==> flow/design.v <==
module spi_slave (
    input wire sclk,          
    input wire cs,            
    input wire mosi,          
    output reg miso,          
    input wire [7:0] data_in, 
    output reg [7:0] data_out 
);
    reg [2:0] bit_counter;
    reg [7:0] shift_reg;
    always @(negedge sclk) begin
        if (~cs) begin
            shift_reg <= {shift_reg[6:0], mosi};  
            bit_counter <= bit_counter + 1;
            if (bit_counter == 3'b111) begin
                data_out <= shift_reg;  
                bit_counter <= 0;
            end
        end
    end
    always @(posedge sclk) begin
        if (~cs) begin
            miso <= data_in[7 - bit_counter];  
        end
    end
endmodule
Reports on spi_slave
The steps from the RTL of spi_slave to its reports follow in flow order.
Line numbers count from 1 in the design file above.
Cell names lack the library's common part.
The mark - stands for no value.
- top module: spi_slave
- clock input: sclk
- cell library: sky130hd
- timing corner: tt_025C_1v80

Word level
Counts by Yosys on the flattened word-level netlist (proc, flatten, opt, wreduce; memories kept). Register bits leave out memories and registers merged into their read ports (data or address); mux counts leave out enables and synchronous resets folded into registers. Print and check cells are left out. Cells with the same type and inputs are merged into one.
- input bits at 11
- output and inout port bits at 9
- bits in registers: 20
- noted add/sub/neg operators: 2
- eq/ne operators: 1
- noted shift operators: 1
- noted bitwise gates (word level): 1
- reductions and logical operators at 1
- operators with widths (kind ; count):
    8-bit by 4-bit variable part select with 1-bit output ; 1
    3-bit by 3-bit subtractor with 4-bit output (first input constant) ; 1
    3-bit by 1-bit adder with 3-bit output (second input constant) ; 1
    3-bit == test (second input constant) ; 1
    2-bit AND reduction ; 1
    1-bit NOT ; 1

Depth
Depth = most cells in a row (Yosys ltp): at word level without a register or memory, in the mapped netlist without a sequential cell, where the memories' decode and read muxes count.
- noted word-level depth: 2
- ABC_AREA: 0
- noted depth in mapped cells: 3
- noted mapped depth without buffers: 3

Netlist
The flow's flattened synthesis, as Yosys stat reports it; memories are mapped. The netlist is that of the ABC_AREA named above (0 if unset); the other value can give another one.
- cells by type (cell type ; count ; total area (µm²)):
    edfxtp_1 ; 20 ; 600.576
    mux4_1 ; 2 ; 52.55
    ha_1 ; 2 ; 25.024
    nor2b_1 ; 2 ; 12.512
    mux2_2 ; 1 ; 11.261
    and4_2 ; 1 ; 10.01
    inv_1 ; 2 ; 7.507
    nor2_1 ; 1 ; 3.754
- sequential area at 600.6 µm²
- mapped flip-flops: 20
- standard cells after synthesis at 31
- chip area (Yosys): 723.2 µm²
- buffers at 0

==> runs of spi_slave <==
spi_slave through Yosys and OpenROAD on sky130hd: 2 stored runs, unordered, with their settings and measured results. The constraints put input and output delay at 20% of the set period each and load the outputs with 0.01 pF.
By "total power after layout" is meant OpenSTA's value without simulated activity: inputs other than the clock are taken to toggle once in ten clock periods, and the tool carries that through the logic.

Run 1

==> flow/run.sh <==
#!/bin/bash
# the make line also repeats the synthesis and layout settings of config.mk as NAME=value (left out here)
make -C /OpenROAD-flow-scripts/flow DESIGN_CONFIG=/design/flow/config.mk WORK_HOME=/design/flow/orfs CLKGATE_MAP_FILE= finish
==> flow/config.mk <==
export PLATFORM = sky130hd
export DESIGN_NAME = spi_slave
export DESIGN_NICKNAME = spi_slave
export VERILOG_FILES = /design/flow/design.v
export SDC_FILE = /design/flow/constraint.sdc
export NUM_CORES = 4
export LEC_CHECK = 0
export CAP_MARGIN = 20
export CORE_MARGIN = 2
export CORE_UTILIZATION = 40
export SLEW_MARGIN = 20
==> flow/constraint.sdc <==
create_clock -name core_clock -period 5.25 [get_ports {sclk}]
set_input_delay 1.0500 -clock core_clock [delete_from_list [all_inputs] [get_ports {sclk}]]
set_output_delay 1.0500 -clock core_clock [all_outputs]
set_load 0.01 [all_outputs]

Measured in run 1:
- area of the standard cells in the finished layout at 1,047.2 µm²
- noted the Yosys chip area after synthesis: 723.2 µm²
- noted the setup slack of the worst path: 0.363 ns
- utilization: 61.3 %
- noted the die outline area: 2,164.1 µm²
- noted the total power after layout: 360.6 µW
- worst hold slack at 0.424 ns
- noted the total negative slack on setup checks: 0.000 ns

Run 2

==> flow/run.sh <==
#!/bin/bash
# the make line also repeats the synthesis and layout settings of config.mk as NAME=value (left out here)
make -C /OpenROAD-flow-scripts/flow DESIGN_CONFIG=/design/flow/config.mk WORK_HOME=/design/flow/orfs CLKGATE_MAP_FILE= finish
==> flow/config.mk <==
export PLATFORM = sky130hd
export DESIGN_NAME = spi_slave
export DESIGN_NICKNAME = spi_slave
export VERILOG_FILES = /design/flow/design.v
export SDC_FILE = /design/flow/constraint.sdc
export NUM_CORES = 4
export LEC_CHECK = 0
export CAP_MARGIN = 15
export CELL_PAD_IN_SITES_DETAIL_PLACEMENT = 1
export CORE_MARGIN = 6
export CORE_UTILIZATION = 25
export CTS_CLUSTER_DIAMETER = 181
export MAX_ROUTING_LAYER = met5
export MIN_ROUTING_LAYER = met1
export PLACE_DENSITY_LB_ADDON = 0.09
export SLEW_MARGIN = 35
==> flow/constraint.sdc <==
create_clock -name core_clock -period 4.91 [get_ports {sclk}]
set_input_delay 0.9820 -clock core_clock [delete_from_list [all_inputs] [get_ports {sclk}]]
set_output_delay 0.9820 -clock core_clock [all_outputs]
set_load 0.01 [all_outputs]

Measured in run 2:
- area of the standard cells in the finished layout at 1,054.8 µm²
- noted the Yosys chip area after synthesis: 723.2 µm²
- noted the setup slack of the worst path: 0.224 ns
- utilization: 40.7 %
- noted the die outline area: 4,327.7 µm²
- noted the total power after layout: 390.8 µW
- worst hold slack at 0.432 ns
- noted the total negative slack on setup checks: 0.000 ns
